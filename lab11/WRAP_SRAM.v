==> flow/design.v <==
module WRAP_SRAM (DataBus, AddressBus, ControlBus, InData, OutData, Address, bCE, bWE, Breq, Bgnt, clk, bReset);
parameter 			AddressSize = 18;	 
parameter 			WordSize = 8;		 
output [AddressSize-1:0] 	Address;
reg [AddressSize-1:0] 		Address;
output [WordSize-1:0] 		InData;
reg [WordSize-1:0] 		InData;
output 				bCE, bWE;
reg 				bCE, bWE;
output 				Breq;
reg       			Breq;
input [WordSize-1:0] 		OutData;
input				Bgnt;
input 				bReset;
input 				clk;
inout [7:0]			DataBus;
inout [31:0]			AddressBus;
inout				ControlBus;
reg			IntEnable;
reg [3:0]   		cnt;
assign ControlBus = IntEnable? 1'b0 : 1'bz;
assign DataBus = IntEnable? OutData: 'bz;
always @(posedge clk)
begin
	   if(IntEnable==1'b1)				 
	   begin
		   if(AddressBus[31:28] == 4'b0001)	 
		   begin
            bCE <=  AddressBus[19];
            bWE <= AddressBus[18];
            Address <= AddressBus[17:0];
            InData <= DataBus;
		   end
		   else
		   begin
		        bCE <=  1'b1;
                bWE <= 1'b1;
                Address <= 'hz;
		   end
	   end
end
always @(posedge clk)
begin
   if(bReset==1'b0)
   begin
		IntEnable <= 1'b0;
		Breq <= 1'b0;
		cnt <= 0;
   end
   else
   begin
      if(IntEnable==1'b0)
	   begin
		   if(Bgnt==1'b1)
		   begin
			   IntEnable <= 1'b1;
			   Breq <= 1'b0;
			   cnt <= 1;
		   end
		   else if(AddressBus[31:28] == 4'b0001)
		   begin
			   IntEnable <= 1'b0;
			   Breq <= 1'b1;
		   end
		   else
		   begin
			   IntEnable <= 1'b0;
			   Breq <= 1'b0;
		   end
	   end
	   else if(AddressBus[31:28] != 4'b0001)
	   begin	
		      IntEnable <= 1'b0;
		      Breq <= 1'b0;
		      cnt <= 0;
	   end
	end
end
endmodule
## Step by step through the tools: WRAP_SRAM

Tool output for the design above, in the order of the flow.
Lines are those of the file above, counted from 1.
Cell names lack the library's common part.
The mark n/a stands for no value.

| set-up | value |
|---|---|
| top module | WRAP_SRAM |
| clock port | clk |
| cell library | sky130hd |
| timing corner | tt_025C_1v80 |

## Elaborated design

Yosys after proc, flatten, opt, wreduce and memory -nomap, before mapping. Memory bits, and registers merged into a memory's read port (data or address), are not among the register bits. Print and check cells are not counted. Equal cells are merged and count once.

| operators by class | value |
|---|---|
| equality and inequality tests | 3 |
| multiplexer cells | 10 |
| reduce/logical cells | 1 |

Operator list:

| kind | number |
|---|---|
| two-way mux 18 bit | 1 |
| two-way mux 8 bit | 1 |
| two-way mux 1 bit | 8 |
| equality test 4 x 1 -> 1 bit (second input constant) | 1 |
| inequality test 4 x 1 -> 1 bit (second input constant) | 1 |
| inequality test 2 x 1 -> 1 bit (second input constant) | 1 |
| AND reduction 2 bit | 1 |

| bit counts | value |
|---|---|
| word-level cells | 20 |
| output and inout bits | 70 |
| bits in registers | 30 |
| bits of input ports | 11 |

## Depth

Depth = most cells in a row (Yosys ltp): at word level without a register or memory, in the mapped netlist without a sequential cell, where the memories' decode and read muxes count.

| depth | value |
|---|---|
| depth after elaboration | 4 |
| ABC_AREA | 0 |
| mapped depth | 2 |
| gate-level depth less buffers | 2 |

## Netlist

Yosys stat after the flow's synthesis: flattened, memories mapped to cells. It holds for the ABC_AREA given above (unset counts as 0); a run with the other value may have another netlist.
Totals and module areas in this step are rounded.

| mapped netlist | value |
|---|---|
| mapped area | 1030 um2 |
| area of sequential cells | 881 um2 |
| buffer cells | 9 |
| standard cells after synthesis | 49 |
| flip-flops | 30 |

Cells by type:

| type | number | total area (um2) |
|---|---|---|
| edfxtp_1 | 28 | 840.806 |
| buf_4 | 9 | 67.565 |
| dfxtp_1 | 2 | 40.038 |
| nor4b_4 | 1 | 23.773 |
| nand2b_1 | 3 | 18.768 |
| o2111a_1 | 1 | 11.261 |
| a31o_1 | 1 | 8.758 |
| and3b_1 | 1 | 8.758 |
| and2_1 | 1 | 6.256 |
| conb_1 | 1 | 3.754 |
| inv_1 | 1 | 3.754 |

## Path before layout

Path of least setup slack by OpenSTA after synthesis, without wires, with an ideal clock, recovery checks aside; 20% of the period is set as input and as output delay. Where synthesis merged equal registers, the netlist keeps one of their names.

| timing path after synthesis | value |
|---|---|
| path type | reg-to-reg |
| from | reg IntEnable |
| to | reg InData[0] |
| delay of the path | 1.484 ns |
| arrival time | 1.152 ns |
| driving pins on the path | 2 |
| launch time at the first pin | 0.000 ns |
| path slack | 0.426 ns |
| clock period | 1.91 ns |
| setup time | 0.332 ns |
| path buffers | 0 |
| required time | 1.578 ns |
| synthesis period reached | 1.484 ns |

"delay of the path" = arrival - input delay + setup time.
"driving pins on the path": output pins that drive a net of the path, with the launching flip-flop's if there is one; two outputs of one cell count as two.
"synthesis period reached" is the clock period less the worst setup slack; recovery checks do not enter. This is arithmetic on one report: input and output delays are still those of the set period (20% each).
Between the ends stands the longest chain of elaborated cells between them, by number of cells; it is not shown to be the way that was timed. Of several equally long chains one is given.
Each line given opens the expression or statement behind the cell; cells for indexed reads and writes are added by Yosys, which also makes memories of some case tables.
At most two assigning lines are given for a register; there are more.
Only ways into the end's enable, where the timed path ends, are counted here.

| on the way, after synthesis | value |
|---|---|
| path through | dfxtp_1 > and2_1 |
| length of the longest elaborated chain | 1 |
| elaborated cells between the ends (all ways) | 1 |
| source lines of those cells | 0 |
| those cells by class | reduce/logical: 1 |

RTL lines, path after synthesis:

| element | RTL line | text |
|---|---|---|
| start: declaration | 19 | `reg IntEnable;` |
| start: assignment | 46 | `IntEnable <= 1'b0;` |
| start: assignment | 56 | `IntEnable <= 1'b1;` |
| AND reduction 2 bit | n/a |  |
| end: assignment | 32 | `InData <= DataBus;` |
| end: declaration | 6 | `output [WordSize-1:0] InData;` |

WRAP_SRAM on sky130hd: 2 stored runs with different settings, listed in no order. Input and output delays are each 20% of the period that was set; the output load is 0.01 pF.

#### Record 1

| setting | value |
|---|---|
| period_ns | `1.73` |
| SETUP_SLACK_MARGIN | `0.26` |
| CAP_MARGIN | `20` |
| CORE_MARGIN | `2` |
| CORE_UTILIZATION | `40` |
| SLEW_MARGIN | `20` |

Did not finish, routing stopped with RSZ-0074.

#### Record 2

| setting | value |
|---|---|
| period_ns | `2.85` |
| CORE_UTILIZATION | `34` |
| PLACE_DENSITY | `0.86` |
| HOLD_SLACK_MARGIN | `-0.03` |
| CORE_ASPECT_RATIO | `1.48` |
| CORE_MARGIN | `7` |
| CELL_PAD_IN_SITES_DETAIL_PLACEMENT | `0` |
| GPL_ROUTABILITY_DRIVEN | `1` |
| CAP_MARGIN | `30` |
| SLEW_MARGIN | `40` |

Did not finish, routing stopped with RSZ-0074.
