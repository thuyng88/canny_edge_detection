==> flow/design.v <==
`timescale 1ns/10ps
module CannyEdge(dAddrRegRow, dAddrRegCol, bWE, bCE, InData, OutData,
	OPMode, bOPEnable, dReadReg, dWriteReg,	clk, rst_b);
input 	[2:0]			dAddrRegRow, dAddrRegCol;
input				bWE, bCE;
input 	[8-1:0] 	InData;
output 	[8-1:0] 	OutData;
reg     [8-1:0] 	OutData;
input 	[2:0]			OPMode;
input 				bOPEnable;
input 	[3:0]			dReadReg, dWriteReg;
input				clk, rst_b;
reg 	[8-1:0]	regX[0:24];	 
reg 	[8-1:0]	regY[0:24];	 
reg 	[8-1:0]	regZ[0:24];	 
reg 	[8-1:0]	gf[0:24];	 
reg 	[8-1:0]	Out_gf, Out_gradient, Out_direction, Out_bThres;
reg 	[8-1:0]	Out_nms;
parameter 			dThresHigh = 15;
parameter			dThresLow = 10;
reg 		[31:0]		tpSum;
reg		[1:0]		IntSignal;
reg signed 	[31:0] 		Gx, Gy, fGx, fGy;
reg signed	[1:0]		dx, dy;
integer i,k,j,l;
reg 	[8-1:0]	sobelx[0:8];
reg 	[8-1:0]	sobely[0:8];
always @(clk or rst_b)
begin
	if(!rst_b)
	begin
		gf[0] =1;  gf[1] =3;  gf[2]=4;   gf[3]=3;   gf[4]=1;
		gf[5] =3;  gf[6] =7;  gf[7]=10;  gf[8]=7;   gf[9]=3;
		gf[10]=4;  gf[11]=10; gf[12]=16; gf[13]=10; gf[14]=4;
		gf[15]=3;  gf[16]=7;  gf[17]=10; gf[18]=7;  gf[19]=3;
		gf[20]=1;  gf[21]=3;  gf[22]=4;  gf[23]=3;  gf[24]=1;
		sobelx[0] =-1;  sobelx[1] =0;  sobelx[2]=1;   
		sobelx[3]=-2;   sobelx[4]=0;   sobelx[5] =2;  
		sobelx[6] =-1;  sobelx[7]=0;  sobelx[8]=1;
		sobely[0] =1;  sobely[1]=2;  sobely[2]=1;   
		sobely[3]=0;   sobely[4]=0;   sobely[5]=0;  
		sobely[6] =-1;  sobely[7]=-2;  sobely[8]=-1;
	end
end
always @(posedge clk or negedge rst_b)
begin
	if(!rst_b) begin
		IntSignal <= 2'b00;
	end
	else if(bCE==1'b0 && bWE==1'b0) 
	begin
		if(dWriteReg == 0)
			regX[dAddrRegRow*5+dAddrRegCol] <= InData;
        else if(dWriteReg == 1)
            regY[dAddrRegRow*5+dAddrRegCol] <= InData;
        else if(dWriteReg == 2)
            regZ[dAddrRegRow*5+dAddrRegCol] <= InData;
	end
	else if(bCE==1'b0 && bWE==1'b1)
	begin
		if(dReadReg == 0)
			OutData <= Out_gf;
        else if (dReadReg == 1)
            OutData <= Out_gradient;
        else if (dReadReg == 2)
            OutData <= Out_direction; 
        else if (dReadReg == 3)
            OutData <= Out_nms;
        else if (dReadReg == 4)
            OutData <= Out_bThres;
        else OutData <= 'hz;
	end
	else
	begin
	if(bOPEnable==1'b0)
	begin
		if(OPMode == 0)
		begin
			if(IntSignal == 2'b00)	begin
                tpSum=0;
                for (i =0; i< 5 ; i = i+1) 
                    for  (j =0; j< 5 ; j = j+1) begin
                         tpSum = tpSum + regX[i*5+j]*gf[i*5+j];
                    end
				IntSignal <= 2'b01;
			end
			else if(IntSignal == 2'b01) begin
                 Out_gf <= tpSum/128;
                 IntSignal <= 2'b10;
			end
			else begin
				Out_gf <= Out_gf;
				IntSignal <= IntSignal;
			end
		end
		else if(OPMode == 1)
		begin
			if(IntSignal == 2'b00)	begin
                Gx =0;
                Gy =0;
                for (i =0; i< 5 ; i = i+1) 
                    for  (j =0; j< 5 ; j = j+1) begin
                         Gx = Gx+regX[i*5+j]*sobelx[i*5+j];
                         Gy = Gy+regX[i*5+j]*sobely[i*5+j];
                    end
				IntSignal <= 2'b01;
			end
			else if(IntSignal == 2'b01) begin
				if (Gx[31]==1) Gx=-Gx;
				if (Gy[31]==1) Gy=-Gy;
                Out_gradient = (Gx + Gy) >> 3;
				IntSignal = 2'b10;
			end	
			else if(IntSignal == 2'b10) begin
				if(Gy < 0)
				begin
					fGx <= -Gx;
					fGy <= -Gy;
				end
				else
				begin
					fGx <= Gx;
					fGy <= Gy;
				end
				IntSignal <= 2'b11;
			end
			else if(IntSignal == 2'b11) begin
				if(fGx >=0)
				begin
                    if (fGy <= 0.4*fGx) Out_direction <= 0;
                    else if (fGy > 0.4*fGx && fGy <= 2.4*fGx) Out_direction <= 45; 
                    else if (Gy > 0.4*fGx && fGy > 2.4*fGx) Out_direction <= 90;
				    end
				else  
				begin
                    if (fGy <= -0.4*fGx) Out_direction <= 0;
                    else if (fGy > -0.4*fGx && fGy <= -2.4*fGx) Out_direction <= 135; 
                    else if (Gy > -0.4*fGx && fGy > -2.4*fGx) Out_direction <= 90;
				    end
				IntSignal <= IntSignal;
			end
		end
		else if(OPMode == 2)
		begin
			if(IntSignal == 2'b00) begin
                    if (regY[6] == 0) 
                        begin 
                            dx<=1;
                            dy<=0;
                        end
                    else if (regY[6] == 90) 
                        begin 
                            dx<=0;
                            dy<=1;
                        end    
                    else if (regY[6] == 45) 
                        begin 
                            dx<=-1;
                            dy<=1;
                        end
					else if (regY[6] ==135) begin
						dx <=1;
						dy<=1;
					end	
				IntSignal <= 2'b01;
			end
			else if(IntSignal == 2'b01) begin
				if (regX[6] >= regX[6+dx+(5*dy)] && regX[6] >= regX[6-dx-5*dy]) begin 
						regX[6+dx+(5*dy)] <=0;
						regX[6-dx-(5*dy)] <=0;
					end
				else if (regX[6] < regX[6+dx+(5*dy)] && regX[6] < regX[6-dx-(5*dy)]) regX[6] <=0;
				else regX[6] <=regX[6];
				Out_nms <=regX[6];
				IntSignal <= IntSignal;
			end
		end
		else if(OPMode == 3)
		begin
			if(IntSignal == 2'b00) begin
                    if (regY[6] == 0) 
                        begin 
                            dx<=0;
                            dy<=1;
                        end
                    else if (regY[6] == 90) 
                        begin 
                            dx<=1;
                            dy<=0;
                        end    
                    else if (regY[6] == 45) 
                        begin 
                            dx<=1;
                            dy<=1;
                        end
					else if (regY[6] ==135) begin
						dx <=-1;
						dy<=1;
					end	
				IntSignal <= 2'b01;
			end	
			else if(IntSignal == 2'b01) begin
				if(regX[6] >= dThresHigh)		 
					Out_bThres <= 1;
				else if(regX[6] <= dThresLow)		 
					Out_bThres <= 0;
				else					 
				begin
					if(regX[6-5*dy-dx] >= dThresHigh || regX[6+5*dy+dx] >= dThresHigh)
						Out_bThres <= 1;
					else if(regZ[6-5*dy-dx] == 1 || regZ[6+5*dy+dx] == 1)
						Out_bThres <= 1;
					else
						Out_bThres <= 0;
				end
				IntSignal <= IntSignal;
			end
		end
	end	
	else
		IntSignal <= 2'b00;
	end  
end
endmodule
# From RTL to reports: CannyEdge
# Tool output for the design above, in the order of the flow.
# Line numbers count from 1 in the design file above.
# Cell names lack the library's common part.
# The mark n/a stands for no value.
dict set report inputs {
  design {CannyEdge}
  clk_port {clk}
  lib {sky130hd}
  lib_corner {tt_025C_1v80}
}

# After elaboration
# Source: Yosys, flattened and elaborated. Widths are those after wreduce. Registers that Yosys merges into a memory's read port (data or address) are not register bits. Print and check cells do not count. Equal cells are merged and count once.
dict set report op_classes {
  n_reduce_logical 117
  equal 172
  addsub 37
  mul 18
  n_logic 13
  n_mux 482
  compare 17
}
# cell count
set ops {}
lappend ops {{2-to-1 mux 8 bit} 418}
lappend ops {{parallel mux 8 bit (select 25 bit)} 6}
lappend ops {{2-to-1 mux 32 bit} 22}
lappend ops {{AND reduction 12 bit} 26}
lappend ops {{multiplier 8 x 3 -> 11 bit (second input constant)} 8}
lappend ops {{== test 5 bit (second input constant)} 45}
lappend ops {{== test 5 x 4 -> 1 bit (second input constant)} 40}
lappend ops {{multiplier 8 x 2 -> 10 bit (second input constant)} 8}
lappend ops {{AND reduction 6 bit} 26}
lappend ops {{adder 15 x 10 -> 15 bit} 8}
lappend ops {{== test 5 x 3 -> 1 bit (second input constant)} 20}
lappend ops {{adder 15 x 12 -> 15 bit} 5}
lappend ops {{nonzero test 3 bit} 25}
lappend ops {{2-to-1 mux 2 bit} 33}
lappend ops {{greater-than comparator 32 x 1 -> 1 bit (second input constant)} 2}
lappend ops {{greater-than comparator 32 bit} 2}
lappend ops {{<= comparator 32 bit} 2}
lappend ops {{negation 32 bit} 2}
lappend ops {{adder 15 x 11 -> 15 bit} 4}
lappend ops {{!= test 2 x 1 -> 1 bit (second input constant)} 27}
lappend ops {{== test 5 x 2 -> 1 bit (second input constant)} 10}
lappend ops {{greater-or-equal comparator 32 x 1 -> 1 bit (second input constant)} 1}
lappend ops {{<= comparator 32 x 1 -> 1 bit (second input constant)} 1}
lappend ops {{< comparator 32 x 1 -> 1 bit (second input constant)} 1}
lappend ops {{negation 31 bit} 1}
lappend ops {{adder 15 x 8 -> 15 bit} 2}
lappend ops {{AND reduction 9 bit} 3}
lappend ops {{== test 5 x 1 -> 1 bit (second input constant)} 5}
# Other operator kinds: 54; their cells: 103.
dict set report word_totals {
  inputBits 30
  reg_bits 605
  out_inout_bits 8
}

# Longest topological paths
# Yosys ltp: most cells in a row. Word level: on the elaborated netlist, between registers, memories and ports. Mapped: between sequential cells and ports; inverters and the memories' decode and read muxes count.
dict set report logic_depth {
  depth_word 35
  abc_area 0
  ltp_mapped 32
  mapped_depth_nobuf 32
}

# Mapped cells and area
# Source: synth_stat.txt of the flow (Yosys; design flattened, memories mapped). It holds for the ABC_AREA given above (unset counts as 0); a run with the other value may have another netlist.
dict set report synth_totals {
  flip_flops 586
  mapped_area_um2 39437.8
  cell_count 3281
  n_buf 113
  seqArea_um2 17568.1
}
# cell_type count
set by_type {}
lappend by_type {edfxtp_1 581}
lappend by_type {fa_1 319}
lappend by_type {ha_1 228}
lappend by_type {inv_1 498}
lappend by_type {xnor2_1 82}
lappend by_type {xor2_1 68}
lappend by_type {nor3_1 111}
lappend by_type {a21oi_1 110}
lappend by_type {nand2_1 131}
lappend by_type {nor2_1 128}
lappend by_type {a22oi_1 62}
lappend by_type {o21ai_0 75}
lappend by_type {nand3_1 66}
lappend by_type {mux4_2 14}
lappend by_type {nand4_1 48}
lappend by_type {nor2b_1 47}
lappend by_type {clkbuf_1 75}
lappend by_type {a21o_1 36}
# Other cell types: 81; their cells: 602.

# Timing after synthesis
# OpenSTA on the mapped netlist: ideal clock, no wires. The path of least setup slack (recovery checks aside). Input and output delay are each 20% of the period. Register names are those of the netlist, which keeps one name where synthesis merged equal registers.
dict set report synth_timing {
  kind {register -> register}
  startpoint {register regX[17][1]}
  endpoint {register tpSum[14]}
  n_path_buf 0
  clock_period_ns 8.81
  driving_pins 28
  setup_slack_ns 1.280
  path_delay_ns 7.531
  required_time_ns 8.550
  arrival_ns 7.271
  period_less_setup_slack_ns 7.53
}
# "path_delay_ns" is the arrival time less input delay plus setup time.
# "driving_pins" counts driving pins, that of a launching flip-flop among them; a cell with two outputs on the path counts twice.
# "period_less_setup_slack_ns" = period - worst setup slack (recovery checks aside). The figure is calculated, with input and output delays left at 20% of the set period.
# Between the ends stands the longest chain of elaborated cells between them, by number of cells; it is not shown to be the way that was timed. Of several equally long chains one is given.
# Each line given opens the expression or statement behind the cell; cells for indexed reads and writes are added by Yosys, which also makes memories of some case tables.
# Lines with a computed index may be missing from the assigning lines.
dict set report synth_via {
  path_cell_list {edfxtp_1 -> ha_1 -> ha_1 -> fa_1 -> a21oi_1 -> nor2_1 -> nor2_1 -> o21bai_1 -> a21oi_1 -> xor2_1 -> fa_1 -> inv_1 -> fa_1 -> fa_1 -> inv_1 -> fa_1 -> fa_1 -> inv_1 -> fa_1 -> fa_1 -> inv_1 -> fa_1 -> inv_1 -> ha_1 -> and3_1 -> a211oi_1 -> o21ai_0 -> xnor2_1}
  elab_chain_len 9
}
# item line_no
set synth_lines {}
lappend synth_lines {{start, declared} 13} ;# reg [8-1:0] regX[0:24];
lappend synth_lines {{multiplier 8 x 3 -> 11 bit} 83} ;# tpSum = tpSum + regX[i*5+j]*gf[i*5+j];
lappend synth_lines {{adder 15 x 12 -> 15 bit} 83}
lappend synth_lines {{adder 15 x 11 -> 15 bit} 83}
lappend synth_lines {{adder 15 x 10 -> 15 bit} 83}
lappend synth_lines {{adder 15 x 8 -> 15 bit} 83}
lappend synth_lines {{adder 15 x 10 -> 15 bit x3} 83}
lappend synth_lines {{adder 15 x 8 -> 15 bit} 83}
lappend synth_lines {{end, assigned} 80} ;# tpSum=0;
lappend synth_lines {{end, assigned} 83}

# Timing after layout
# Path of least setup slack in the final report of run 1 (OpenROAD, finished layout, wires in). Where an end is a register, its clock arrival counts in the times.
dict set report layout_timing {
  kind {register -> register}
  startpoint {register regX[17][3]}
  endpoint {register tpSum[13]}
  clock_period_ns 7.35
  setup_slack_ns -0.25
  n_path_buf 2
  required_time_ns 7.75
  arrival_ns 7.99
  driving_pins 28
}
# Between the ends stands the longest chain of elaborated cells between them, by number of cells; it is not shown to be the way that was timed. Of several equally long chains one is given.
# Lines with a computed index may be missing from the assigning lines.
dict set report layout_via {
  path_cell_list {edfxtp_1 -> buf_4 -> ha_1 -> ha_1 -> buf_4 -> xnor2_1 -> fa_1 -> inv_1 -> fa_1 -> inv_1 -> fa_1 -> inv_1 -> fa_1 -> inv_1 -> fa_1 -> inv_1 -> fa_1 -> fa_1 -> fa_1 -> ha_1 -> inv_1 -> o21bai_1 -> a21o_1 -> a21o_1 -> a211oi_4 -> inv_2 -> a21oi_2 -> xnor2_1}
  elab_chain_len 9
}
# item line_no
set layout_lines {}
lappend layout_lines {{start, declared} 13} ;# reg [8-1:0] regX[0:24];
lappend layout_lines {{multiplier 8 x 3 -> 11 bit} 83} ;# tpSum = tpSum + regX[i*5+j]*gf[i*5+j];
lappend layout_lines {{adder 15 x 12 -> 15 bit} 83}
lappend layout_lines {{adder 15 x 11 -> 15 bit} 83}
lappend layout_lines {{adder 15 x 10 -> 15 bit} 83}
lappend layout_lines {{adder 15 x 8 -> 15 bit} 83}
lappend layout_lines {{adder 15 x 10 -> 15 bit x3} 83}
lappend layout_lines {{adder 15 x 8 -> 15 bit} 83}
lappend layout_lines {{end, assigned} 80} ;# tpSum=0;
lappend layout_lines {{end, assigned} 83}

; Record of 2 stored runs of the RTL-to-layout flow on CannyEdge, platform sky130hd. The runs are unordered. Constraints: input delay and output delay 20% of the set period each, output load 0.01 pF.
; "timing.achieved_period_ns" means the clock period less the worst setup slack. The figure is calculated, with input and output delays left at 20% of the set period.
; By "worst_setup_path_time_ns" is meant the share of the clock period that the worst setup path is allowed (20% is reserved at inputs, 20% at outputs), minus its slack. Clock arrival times at its registers enter into it.
; "totalPower_w": no workload was simulated; the value follows from the tool's default switching activity.

[run 1: settings]
period_ns = 7.35
CORE_UTILIZATION = 39
SETUP_SLACK_MARGIN = 1.65
PLACE_DENSITY_LB_ADDON = 0.25
CORE_MARGIN = 3
CELL_PAD_IN_SITES_DETAIL_PLACEMENT = 1
CAP_MARGIN = 0
MIN_ROUTING_LAYER = met1
MAX_ROUTING_LAYER = met5
SLEW_MARGIN = 20
[run 1: results]
final_setup_ws_ns = -0.246
hold_ws_ns = 0.427
totalPower_w = 0.008211
tns_setup_ns = -0.985
utilization_pct = 48.2
worst_setup_path_time_ns = 7.60
critical_path_kind = register -> register
timing.achieved_period_ns = 7.596
synthesis_area_um2 = 39437.8
finish.stdcell_area_um2 = 48292.6
die_footprint_um2 = 104973.0

[run 2: settings]
period_ns = 9.67
CORE_UTILIZATION = 35
CORE_ASPECT_RATIO = 0.85
CELL_PAD_IN_SITES_DETAIL_PLACEMENT = 1
GPL_TIMING_DRIVEN = 1
CTS_CLUSTER_SIZE = 86
CAP_MARGIN = 0
MIN_ROUTING_LAYER = met2
CORE_MARGIN = 2
SLEW_MARGIN = 20
[run 2: results]
outcome = no results, routing failed with GRT-0116
